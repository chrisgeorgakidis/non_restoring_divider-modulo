==> flow/design.v <==
module Divider_Modulo (clk , reset, mode, valid_in, divisor, dividend, result, valid_out);
input wire clk, reset, mode,valid_in;
input wire [31:0]dividend;
input wire [15:0]divisor;
output reg valid_out;
output wire [31:0]result;
reg [4:0]clk_counter;
reg [0:0]v_out_p[3:0];
reg [0:0]mode_p[4:0];
reg [31:0]dividend_p[4:0];	 
reg [15:0]divisor_p[4:0];	 
wire [15:0]temp_remainder[11:0];	 
reg  [15:0]remainder_p[3:0];	 
wire [15:0]remainder_p_w[3:0];	 
wire [15:0]remainder_final;		 
wire [15:0]remainder_out;		 
reg  [16:0]quotient_p[3:0];	 
wire [16:0]quotient_w;			 
wire [16:0]quotient_out;		 
assign quotient_out = {quotient_p[3][16:1], quotient_w[0]};
assign remainder_out = (remainder_final[15] == 1) ? divisor_p[4] + remainder_final : remainder_final;
assign result = (mode_p[4] == 0) ?  quotient_out : remainder_out;
Divider_row Divider_row_16 (
	.divisor	(divisor_p[0]),
	.dividend	(dividend_p[0][31:16]),
	.quotient	(1'b1),
	.q_out		(quotient_w[16]),
	.remainder	(temp_remainder[11])
);
Divider_row Divider_row_15 (
	.divisor	(divisor_p[0]),
	.dividend	({temp_remainder[11][14:0], dividend_p[0][15]}),
	.quotient	(~temp_remainder[11][15]),
	.q_out		(quotient_w[15]),
	.remainder	(temp_remainder[10])
);
Divider_row Divider_row_14 (
	.divisor	(divisor_p[0]),
	.dividend	({temp_remainder[10][14:0], dividend_p[0][14]}),
	.quotient	(~temp_remainder[10][15]),
	.q_out		(quotient_w[14]),
	.remainder	(temp_remainder[9])
);
Divider_row Divider_row_13 (
	.divisor	(divisor_p[0]),
	.dividend	({temp_remainder[9][14:0], dividend_p[0][13]}),
	.quotient	(~temp_remainder[9][15]),
	.q_out		(quotient_w[13]),
	.remainder	(remainder_p_w[3])
);
Divider_row Divider_row_12 (
	.divisor	(divisor_p[1]),
	.dividend	({remainder_p[3][14:0], dividend_p[1][12]}),
	.quotient	(~remainder_p[3][15]),
	.q_out		(quotient_w[12]),
	.remainder	(temp_remainder[8])
);
Divider_row Divider_row_11 (
	.divisor	(divisor_p[1]),
	.dividend	({temp_remainder[8][14:0], dividend_p[1][11]}),
	.quotient	(~temp_remainder[8][15]),
	.q_out		(quotient_w[11]),
	.remainder	(temp_remainder[7])
);
Divider_row Divider_row_10 (
	.divisor	(divisor_p[1]),
	.dividend	({temp_remainder[7][14:0], dividend_p[1][10]}),
	.quotient	(~temp_remainder[7][15]),
	.q_out		(quotient_w[10]),
	.remainder	(temp_remainder[6])
);
Divider_row Divider_row_9 (
	.divisor	(divisor_p[1]),
	.dividend	({temp_remainder[6][14:0], dividend_p[1][9]}),
	.quotient	(~temp_remainder[6][15]),
	.q_out		(quotient_w[9]),
	.remainder	(remainder_p_w[2])
);
Divider_row Divider_row_8 (
	.divisor	(divisor_p[2]),
	.dividend	({remainder_p[2][14:0], dividend_p[2][8]}),
	.quotient	(~remainder_p[2][15]),
	.q_out		(quotient_w[8]),
	.remainder	(temp_remainder[5])
);
Divider_row Divider_row_7 (
	.divisor	(divisor_p[2]),
	.dividend	({temp_remainder[5][14:0], dividend_p[2][7]}),
	.quotient	(~temp_remainder[5][15]),
	.q_out		(quotient_w[7]),
	.remainder	(temp_remainder[4])
);
Divider_row Divider_row_6 (
	.divisor	(divisor_p[2]),
	.dividend	({temp_remainder[4][14:0], dividend_p[2][6]}),
	.quotient	(~temp_remainder[4][15]),
	.q_out		(quotient_w[6]),
	.remainder	(temp_remainder[3])
);
Divider_row Divider_row_5 (
	.divisor	(divisor_p[2]),
	.dividend	({temp_remainder[3][14:0], dividend_p[2][5]}),
	.quotient	(~temp_remainder[3][15]),
	.q_out		(quotient_w[5]),
	.remainder	(remainder_p_w[1])
);
Divider_row Divider_row_4 (
	.divisor	(divisor_p[3]),
	.dividend	({remainder_p[1][14:0], dividend_p[3][4]}),
	.quotient	(~remainder_p[1][15]),
	.q_out		(quotient_w[4]),
	.remainder	(temp_remainder[2])
);
Divider_row Divider_row_3 (
	.divisor	(divisor_p[3]),
	.dividend	({temp_remainder[2][14:0], dividend_p[3][3]}),
	.quotient	(~temp_remainder[2][15]),
	.q_out		(quotient_w[3]),
	.remainder	(temp_remainder[1])
);
Divider_row Divider_row_2 (
	.divisor	(divisor_p[3]),
	.dividend	({temp_remainder[1][14:0], dividend_p[3][2]}),
	.quotient	(~temp_remainder[1][15]),
	.q_out		(quotient_w[2]),
	.remainder	(temp_remainder[0])
);
Divider_row Divider_row_1 (
	.divisor	(divisor_p[3]),
	.dividend	({temp_remainder[0][14:0], dividend_p[3][1]}),
	.quotient	(~temp_remainder[0][15]),
	.q_out		(quotient_w[1]),
	.remainder	(remainder_p_w[0])
);
Divider_row Divider_row_0 (
	.divisor	(divisor_p[4]),
	.dividend	({remainder_p[0][14:0], dividend_p[4][0]}),
	.quotient	(~remainder_p[0][15]),
	.q_out		(quotient_w[0]),
	.remainder	(remainder_final)
);
always @ ( posedge clk or posedge reset ) begin
	if (reset == 1'b1) begin
		clk_counter <= 5'b0;
		v_out_p[0]				<= 1'b0;
		v_out_p[1]				<= 1'b0;
		v_out_p[2]				<= 1'b0;
		v_out_p[3]				<= 1'b0;
		valid_out				<= 1'b0;
		dividend_p[0]			<= 32'b0;
		dividend_p[1]			<= 32'b0;
		dividend_p[2]			<= 32'b0;
		dividend_p[3]			<= 32'b0;
		dividend_p[4]			<= 32'b0;
		divisor_p[0]			<= 16'b0;
		divisor_p[1]			<= 16'b0;
		divisor_p[2]			<= 16'b0;
		divisor_p[3]			<= 16'b0;
		divisor_p[4]			<= 16'b0;
		remainder_p[0]			<= 16'b0;
		remainder_p[1]			<= 16'b0;
		remainder_p[2]			<= 16'b0;
		remainder_p[3]			<= 16'b0;
		mode_p[0]				<= 1'b0;
		mode_p[1]				<= 1'b0;
		mode_p[2]				<= 1'b0;
		mode_p[3]				<= 1'b0;
		quotient_p[0]			<= 17'b0;
		quotient_p[1]			<= 17'b0;
		quotient_p[2]			<= 17'b0;
		quotient_p[3]			<= 17'b0;
	end
	else begin
		clk_counter <= clk_counter + 5'd1;
		v_out_p[0]				<= valid_in;
		v_out_p[1]				<= v_out_p[0];
		v_out_p[2]				<= v_out_p[1];
		v_out_p[3]				<= v_out_p[2];
		valid_out				<= v_out_p[3];
		mode_p[0]				<= mode;
		mode_p[1]				<= mode_p[0];
		mode_p[2]				<= mode_p[1];
		mode_p[3]				<= mode_p[2];
		mode_p[4]				<= mode_p[3];
		dividend_p[0]			<= dividend;
		dividend_p[1]			<= dividend_p[0];
		dividend_p[2]			<= dividend_p[1];
		dividend_p[3]			<= dividend_p[2];
		dividend_p[4]			<= dividend_p[3];
		divisor_p[0]			<= divisor;
		divisor_p[1]			<= divisor_p[0];
		divisor_p[2]			<= divisor_p[1];
		divisor_p[3]			<= divisor_p[2];
		divisor_p[4]			<= divisor_p[3];
		remainder_p[0]			<= remainder_p_w[0];
		remainder_p[1]			<= remainder_p_w[1];
		remainder_p[2]			<= remainder_p_w[2];
		remainder_p[3]			<= remainder_p_w[3];
		quotient_p[0][16:13]	<= quotient_w[16:13];
		quotient_p[1][16:9]		<= {quotient_p[0][16:13], quotient_w[12:9]};
		quotient_p[2][16:5]		<= {quotient_p[1][16:9], quotient_w[8:5]};
		quotient_p[3][16:1]		<= {quotient_p[2][16:5], quotient_w[4:1]};
	end
end
endmodule
module Divider_row(divisor, dividend, quotient, q_out, remainder);
input [15:0]divisor;
input [15:0]dividend;
input quotient;
output [15:0]remainder;
output q_out;
wire [15:0]cout;
assign q_out = ~remainder[15];
cas cas_15 (
	.divisor	(divisor[15]),
	.dividend	(dividend[15]),
	.quotient	(quotient),
	.cin		(cout[14]),
	.cout		(cout[15]),
	.remainder  (remainder[15])
);
cas cas_14 (
	.divisor	(divisor[14]),
	.dividend	(dividend[14]),
	.quotient	(quotient),
	.cin		(cout[13]),
	.cout		(cout[14]),
	.remainder  (remainder[14])
);
cas cas_13 (
	.divisor	(divisor[13]),
	.dividend	(dividend[13]),
	.quotient	(quotient),
	.cin		(cout[12]),
	.cout		(cout[13]),
	.remainder  (remainder[13])
);
cas cas_12 (
	.divisor	(divisor[12]),
	.dividend	(dividend[12]),
	.quotient	(quotient),
	.cin		(cout[11]),
	.cout		(cout[12]),
	.remainder  (remainder[12])
);
cas cas_11 (
	.divisor	(divisor[11]),
	.dividend	(dividend[11]),
	.quotient	(quotient),
	.cin		(cout[10]),
	.cout		(cout[11]),
	.remainder  (remainder[11])
);
cas cas_10 (
	.divisor	(divisor[10]),
	.dividend	(dividend[10]),
	.quotient	(quotient),
	.cin		(cout[9]),
	.cout		(cout[10]),
	.remainder  (remainder[10])
);
cas cas_9 (
	.divisor	(divisor[9]),
	.dividend	(dividend[9]),
	.quotient	(quotient),
	.cin		(cout[8]),
	.cout		(cout[9]),
	.remainder  (remainder[9])
);
cas cas_8 (
	.divisor	(divisor[8]),
	.dividend	(dividend[8]),
	.quotient	(quotient),
	.cin		(cout[7]),
	.cout		(cout[8]),
	.remainder  (remainder[8])
);
cas cas_7 (
	.divisor	(divisor[7]),
	.dividend	(dividend[7]),
	.quotient	(quotient),
	.cin		(cout[6]),
	.cout		(cout[7]),
	.remainder  (remainder[7])
);
cas cas_6 (
	.divisor	(divisor[6]),
	.dividend	(dividend[6]),
	.quotient	(quotient),
	.cin		(cout[5]),
	.cout		(cout[6]),
	.remainder  (remainder[6])
);
cas cas_5 (
	.divisor	(divisor[5]),
	.dividend	(dividend[5]),
	.quotient	(quotient),
	.cin		(cout[4]),
	.cout		(cout[5]),
	.remainder  (remainder[5])
);
cas cas_4 (
	.divisor	(divisor[4]),
	.dividend	(dividend[4]),
	.quotient	(quotient),
	.cin		(cout[3]),
	.cout		(cout[4]),
	.remainder  (remainder[4])
);
cas cas_3 (
	.divisor	(divisor[3]),
	.dividend	(dividend[3]),
	.quotient	(quotient),
	.cin		(cout[2]),
	.cout		(cout[3]),
	.remainder  (remainder[3])
);
cas cas_2 (
	.divisor	(divisor[2]),
	.dividend	(dividend[2]),
	.quotient	(quotient),
	.cin		(cout[1]),
	.cout		(cout[2]),
	.remainder  (remainder[2])
);
cas cas_1 (
	.divisor	(divisor[1]),
	.dividend	(dividend[1]),
	.quotient	(quotient),
	.cin		(cout[0]),
	.cout		(cout[1]),
	.remainder  (remainder[1])
);
cas cas_0 (
	.divisor	(divisor[0]),
	.dividend	(dividend[0]),
	.quotient	(quotient),
	.cin		(quotient),
	.cout		(cout[0]),
	.remainder  (remainder[0])
);
endmodule
module cas (divisor, dividend, quotient, cin, cout, remainder);
input wire divisor, dividend, quotient, cin;
output wire cout, remainder;
assign remainder = (quotient ^ divisor) ^ dividend ^ cin;
assign cout = ((quotient ^ divisor)&dividend) | ((quotient ^ divisor)&cin) | (cin&dividend);
endmodule
======== Step by step through the tools: Divider_Modulo ========
The steps from the RTL of Divider_Modulo to its reports follow in flow order.
Line numbers count from 1 in the design file above.
Operators: Yosys type, input widths -> output width; for muxes data width and select width s.
Not given: n/a
inputs
  top module .............................. Divider_Modulo
  clock ................................... clk
  cell library ............................ sky130hd
  library corner .......................... tt_025C_1v80

======== After elaboration ========
Yosys after proc, flatten, opt, wreduce and memory -nomap, before mapping. Enables and synchronous resets that opt folds into registers are not counted as muxes. Print and check cells are not counted. Equal cells are merged and count once.
bit counts
  flip-flop bits (word level) ............. 254
  input bits .............................. 52
  output and inout port bits .............. 33
  elaborated cells ........................ 2141
cells by class
  muxes and demuxes ....................... 2
  bitwise gates (word level) .............. 2110
  $add $sub $neg .......................... 1
operators with widths
  operator        count
  $xor 1x1->1     799
  $and 1x1->1     763
  $or 1x1->1      510
  $not 1->1       38
  $mux 17         1
  $add 16x16->16  1
  $mux 16         1

======== Depth ========
Depth = most cells in a row (Yosys ltp): at word level without a register or memory, in the mapped netlist without a sequential cell, where the memories' decode and read muxes count.
logic depth
  depth in word-level cells ............... 193
  ABC_AREA ................................ 1
  mapped depth ............................ 94
  gate-level depth less buffers ........... 91

======== After synthesis ========
Source: synth_stat.txt of the flow (Yosys; design flattened, memories mapped). It holds for the ABC_AREA given above (unset counts as 0); a run with the other value may have another netlist.
cell types
  cell type                 count  total area (sq um)
  sky130_fd_sc_hd__dfrtp_1  253    6.33E+03
  sky130_fd_sc_hd__fa_1     239    4.78E+03
  sky130_fd_sc_hd__xor2_1   129    1.13E+03
  sky130_fd_sc_hd__xnor2_1  113    989.699
  sky130_fd_sc_hd__nand2_1  236    885.85
  sky130_fd_sc_hd__inv_1    231    867.082
  sky130_fd_sc_hd__nand3_1  55     275.264
  sky130_fd_sc_hd__ha_1     16     200.192
  sky130_fd_sc_hd__buf_4    23     172.666
  sky130_fd_sc_hd__xor2_2   10     162.656
  sky130_fd_sc_hd__buf_6    10     112.608
  sky130_fd_sc_hd__o21ai_0  16     80.077
  sky130_fd_sc_hd__nor2_1   20     75.072
  sky130_fd_sc_hd__nand2_2  11     68.816
  sky130_fd_sc_hd__nand2_4  6      67.565
  sky130_fd_sc_hd__xnor2_2  4      65.062
  sky130_fd_sc_hd__o21a_1   7      52.55
  sky130_fd_sc_hd__a21oi_1  9      45.043
Other cell types: 19; their cells: 47.
mapped netlist
  mapped flip-flops ....................... 254
  cell area after synthesis ............... 16701.0 sq um
  sequential area ......................... 6361.1 sq um
  mapped cells ............................ 1435
  buffer cells ............................ 47

======== Worst setup path after synthesis ========
Path of least setup slack by OpenSTA after synthesis, without wires, with an ideal clock, recovery checks aside; 20% of the period is set as input and as output delay. Where synthesis merged equal registers, the netlist keeps one of their names.
path post-synthesis
  kind .................................... reg2reg
  from .................................... register divisor_p[3][0]
  to ...................................... register remainder_p[0][15]
  arrival ................................. 25070 ps
  path delay .............................. 25187 ps
  path buffers ............................ 3
  period .................................. 46300 ps
  path slack .............................. 21113 ps
  setup time .............................. 117 ps
  time at the first pin ................... 0 ps
  required time ........................... 46183 ps
  stages on the path ...................... 86
  period reached after synthesis .......... 25187 ps
"path delay" is the arrival time less input delay plus setup time.
"stages on the path": output pins that drive a net of the path, with the launching flip-flop's if there is one; two outputs of one cell count as two.
"period reached after synthesis" = period - worst setup slack (recovery checks aside). The figure is calculated, with input and output delays left at 20% of the set period.
Between the ends stands the longest chain of elaborated cells between them, by number of cells; it is not shown to be the way that was timed. Of several equally long chains one is given.
Each line given opens the expression or statement behind the cell; cells for indexed reads and writes are added by Yosys, which also makes memories of some case tables.
between the ends, post-synthesis
  cell sequence ........................... sky130_fd_sc_hd__dfrtp_1 -> sky130_fd_sc_hd__clkbuf_1 -> sky130_fd_sc_hd__o21ai_0 -> sky130_fd_sc_hd__fa_1 -> sky130_fd_sc_hd__fa_1 -> sky130_fd_sc_hd__fa_1 -> sky130_fd_sc_hd__fa_1 -> sky130_fd_sc_hd__fa_1 -> sky130_fd_sc_hd__fa_1 -> sky130_fd_sc_hd__fa_1 -> sky130_fd_sc_hd__fa_1 -> sky130_fd_sc_hd__fa_1 -> sky130_fd_sc_hd__fa_1 -> sky130_fd_sc_hd__fa_1 -> sky130_fd_sc_hd__fa_1 -> sky130_fd_sc_hd__fa_1 -> sky130_fd_sc_hd__fa_1 -> sky130_fd_sc_hd__xnor2_1 -> [50 not listed] -> sky130_fd_sc_hd__inv_1 -> sky130_fd_sc_hd__fa_1 -> sky130_fd_sc_hd__fa_1 -> sky130_fd_sc_hd__fa_1 -> sky130_fd_sc_hd__fa_1 -> sky130_fd_sc_hd__fa_1 -> sky130_fd_sc_hd__fa_1 -> sky130_fd_sc_hd__fa_1 -> sky130_fd_sc_hd__fa_1 -> sky130_fd_sc_hd__fa_1 -> sky130_fd_sc_hd__fa_1 -> sky130_fd_sc_hd__fa_1 -> sky130_fd_sc_hd__fa_1 -> sky130_fd_sc_hd__xnor2_1 -> sky130_fd_sc_hd__xnor2_1 -> sky130_fd_sc_hd__inv_1 -> sky130_fd_sc_hd__nand3_1 -> sky130_fd_sc_hd__nand2_1
  length of the longest elaborated chain .. 191
  elaborated cells between the ends (all ways) .. 420
  classes of those cells .................. logic (420)
RTL lines, path post-synthesis
  element                  RTL line  text
  start: declaration       11        reg [15:0]divisor_p[4:0];
  start: assignment        158       divisor_p[3] <= 16'b0;
  start: assignment        193       divisor_p[3] <= divisor_p[2];
  $xor 1x1->1              347       assign cout = ((quotient ^ divisor)&dividend) | ((quotient ^ divisor)&cin) | (cin&dividend);
  $and 1x1->1              347
  $or 1x1->1 (2 in a row)  347
  $and 1x1->1              347
  $or 1x1->1 (2 in a row)  347
  $and 1x1->1              347
  $or 1x1->1 (2 in a row)  347
  [171 not listed]         n/a
  $and 1x1->1              347
  $or 1x1->1 (2 in a row)  347
  $and 1x1->1              347
  $or 1x1->1 (2 in a row)  347
  $and 1x1->1              347
  $or 1x1->1 (2 in a row)  347
  $xor 1x1->1              346       assign remainder = (quotient ^ divisor) ^ dividend ^ cin;
  end: assignment          160       remainder_p[0] <= 16'b0;
  end: assignment          195       remainder_p[0] <= remainder_p_w[0];
  end: declaration         13        reg [15:0]remainder_p[3:0];
Some nets on the timed path still bear RTL names; the line given drives or declares the net.
nets with RTL names, path post-synthesis
  signal                   RTL line  text
  Divider_row_3.cas_0.cin  117       .quotient (~temp_remainder[2][15]),
  Divider_row_1.cas_0.cin  131       .quotient (~temp_remainder[0][15]),

======== Worst path after layout ========
From the final timing report of run A: the path of least setup slack in the routed layout; clock arrival at registers is part of the times.
The path's times are printed in steps of 10 ps; the period is the one set.
path after layout
  kind .................................... reg2reg
  from .................................... register divisor_p[0][0]
  to ...................................... register remainder_p[3][15]
  required time ........................... 59040 ps
  period .................................. 58600 ps
  arrival ................................. 27500 ps
  path slack .............................. 31540 ps
  setup time .............................. 140 ps
  time at the first pin ................... 580 ps
  path buffers ............................ 3
  stages on the path ...................... 83
Between the ends stands the longest chain of elaborated cells between them, by number of cells; it is not shown to be the way that was timed. Of several equally long chains one is given.
between the ends, after layout
  cell sequence ........................... sky130_fd_sc_hd__dfrtp_1 -> sky130_fd_sc_hd__ha_1 -> sky130_fd_sc_hd__inv_1 -> sky130_fd_sc_hd__fa_1 -> sky130_fd_sc_hd__fa_1 -> sky130_fd_sc_hd__fa_1 -> sky130_fd_sc_hd__fa_1 -> sky130_fd_sc_hd__fa_1 -> sky130_fd_sc_hd__fa_1 -> sky130_fd_sc_hd__fa_1 -> sky130_fd_sc_hd__fa_1 -> sky130_fd_sc_hd__fa_1 -> sky130_fd_sc_hd__fa_1 -> sky130_fd_sc_hd__fa_1 -> sky130_fd_sc_hd__fa_1 -> sky130_fd_sc_hd__fa_1 -> sky130_fd_sc_hd__fa_1 -> sky130_fd_sc_hd__inv_1 -> [47 not listed] -> sky130_fd_sc_hd__fa_1 -> sky130_fd_sc_hd__inv_1 -> sky130_fd_sc_hd__fa_1 -> sky130_fd_sc_hd__fa_1 -> sky130_fd_sc_hd__fa_1 -> sky130_fd_sc_hd__fa_1 -> sky130_fd_sc_hd__fa_1 -> sky130_fd_sc_hd__fa_1 -> sky130_fd_sc_hd__fa_1 -> sky130_fd_sc_hd__fa_1 -> sky130_fd_sc_hd__fa_1 -> sky130_fd_sc_hd__fa_1 -> sky130_fd_sc_hd__fa_1 -> sky130_fd_sc_hd__fa_1 -> sky130_fd_sc_hd__xnor2_1 -> sky130_fd_sc_hd__xnor2_1 -> sky130_fd_sc_hd__xnor2_1 -> sky130_fd_sc_hd__inv_1
  length of the longest elaborated chain .. 191
  elaborated cells between the ends (all ways) .. 419
  classes of those cells .................. logic (419)
RTL lines, path after layout
  element                  RTL line  text
  start: declaration       11        reg [15:0]divisor_p[4:0];
  start: assignment        155       divisor_p[0] <= 16'b0;
  start: assignment        190       divisor_p[0] <= divisor;
  $not 1->1                n/a
  $and 1x1->1              347       assign cout = ((quotient ^ divisor)&dividend) | ((quotient ^ divisor)&cin) | (cin&dividend);
  $or 1x1->1 (2 in a row)  347
  $and 1x1->1              347
  $or 1x1->1 (2 in a row)  347
  $and 1x1->1              347
  $or 1x1->1 (2 in a row)  347
  [171 not listed]         n/a
  $and 1x1->1              347
  $or 1x1->1 (2 in a row)  347
  $and 1x1->1              347
  $or 1x1->1 (2 in a row)  347
  $and 1x1->1              347
  $or 1x1->1 (2 in a row)  347
  $xor 1x1->1              346       assign remainder = (quotient ^ divisor) ^ dividend ^ cin;
  end: assignment          163       remainder_p[3] <= 16'b0;
  end: assignment          198       remainder_p[3] <= remainder_p_w[3];
  end: declaration         13        reg [15:0]remainder_p[3:0];
Some nets on the timed path still bear RTL names; the line given drives or declares the net.
nets with RTL names, path after layout
  signal                RTL line  text
  Divider_row_13.q_out  213       assign q_out = ~remainder[15];

Record of 2 stored runs of the RTL-to-layout flow on Divider_Modulo, platform sky130hd. The runs are unordered. Constraints: input delay and output delay 20% of the set period each, output load 0.01 pF.
"clock period reached" = clock period - worst setup slack. The figure is calculated, with input and output delays left at 20% of the set period.
"worst setup path time" means the part of the period allowed to the worst setup path (the constraints hold back 20% at inputs and 20% at outputs) less its slack; where the path has registers, the arrival times of their clocks count too.
"worst setup path time" is known to 10 ps.

======== run A ========
==> flow/run.sh <==
#!/bin/bash
# the make line also repeats the synthesis and layout settings of config.mk as NAME=value (left out here)
make -C /OpenROAD-flow-scripts/flow DESIGN_CONFIG=/design/flow/config.mk WORK_HOME=/design/flow/orfs CLKGATE_MAP_FILE= finish
==> flow/config.mk <==
export PLATFORM = sky130hd
export DESIGN_NAME = Divider_Modulo
export DESIGN_NICKNAME = Divider_Modulo
export VERILOG_FILES = /design/flow/design.v
export SDC_FILE = /design/flow/constraint.sdc
export NUM_CORES = 4
export LEC_CHECK = 0
export ABC_AREA = 1
export CAP_MARGIN = 35
export CELL_PAD_IN_SITES_DETAIL_PLACEMENT = 1
export CORE_ASPECT_RATIO = 0.61
export CORE_MARGIN = 2
export CORE_UTILIZATION = 43
export CTS_CLUSTER_DIAMETER = 311
export MAX_ROUTING_LAYER = met5
export MIN_ROUTING_LAYER = met2
export PLACE_DENSITY_LB_ADDON = 0.01
export SLEW_MARGIN = 15
export TNS_END_PERCENT = 25
==> flow/constraint.sdc <==
create_clock -name core_clock -period 58.6 [get_ports {clk}]
set_input_delay 11.7200 -clock core_clock [delete_from_list [all_inputs] [get_ports {clk}]]
set_output_delay 11.7200 -clock core_clock [all_outputs]
set_load 0.01 [all_outputs]

-------- measured, run A --------
  clock period reached .................... 27062 ps
  worst hold slack after layout ........... 340 ps
  setup slack of the worst path ........... 31538 ps
  area of the die ......................... 40479.6 sq um
  worst setup path time ................... 27060 ps
  type of the worst setup path ............ reg2reg
  standard-cell area after routing ........ 18844.3 sq um
  post-route setup TNS .................... 0 ps
  Yosys chip area after synthesis ......... 16701.0 sq um
  utilization of the finished layout ...... 49.2%

======== run B ========
==> flow/run.sh <==
#!/bin/bash
# the make line also repeats the synthesis and layout settings of config.mk as NAME=value (left out here)
make -C /OpenROAD-flow-scripts/flow DESIGN_CONFIG=/design/flow/config.mk WORK_HOME=/design/flow/orfs CLKGATE_MAP_FILE= finish
==> flow/config.mk <==
export PLATFORM = sky130hd
export DESIGN_NAME = Divider_Modulo
export DESIGN_NICKNAME = Divider_Modulo
export VERILOG_FILES = /design/flow/design.v
export SDC_FILE = /design/flow/constraint.sdc
export NUM_CORES = 4
export LEC_CHECK = 0
export CAP_MARGIN = 20
export CELL_PAD_IN_SITES_GLOBAL_PLACEMENT = 0
export CORE_MARGIN = 10
export CORE_UTILIZATION = 26
export SETUP_SLACK_MARGIN = 2.23
export SLEW_MARGIN = 20
export TNS_END_PERCENT = 100
==> flow/constraint.sdc <==
create_clock -name core_clock -period 40.8 [get_ports {clk}]
set_input_delay 8.1600 -clock core_clock [delete_from_list [all_inputs] [get_ports {clk}]]
set_output_delay 8.1600 -clock core_clock [all_outputs]
set_load 0.01 [all_outputs]

-------- measured, run B --------
  clock period reached .................... 27571 ps
  worst hold slack after layout ........... 346 ps
  setup slack of the worst path ........... 13229 ps
  area of the die ......................... 71944.7 sq um
  worst setup path time ................... 27570 ps
  type of the worst setup path ............ reg2reg
  standard-cell area after routing ........ 18624.1 sq um
  post-route setup TNS .................... 0 ps
  Yosys chip area after synthesis ......... 16020.4 sq um
  utilization of the finished layout ...... 30.7%
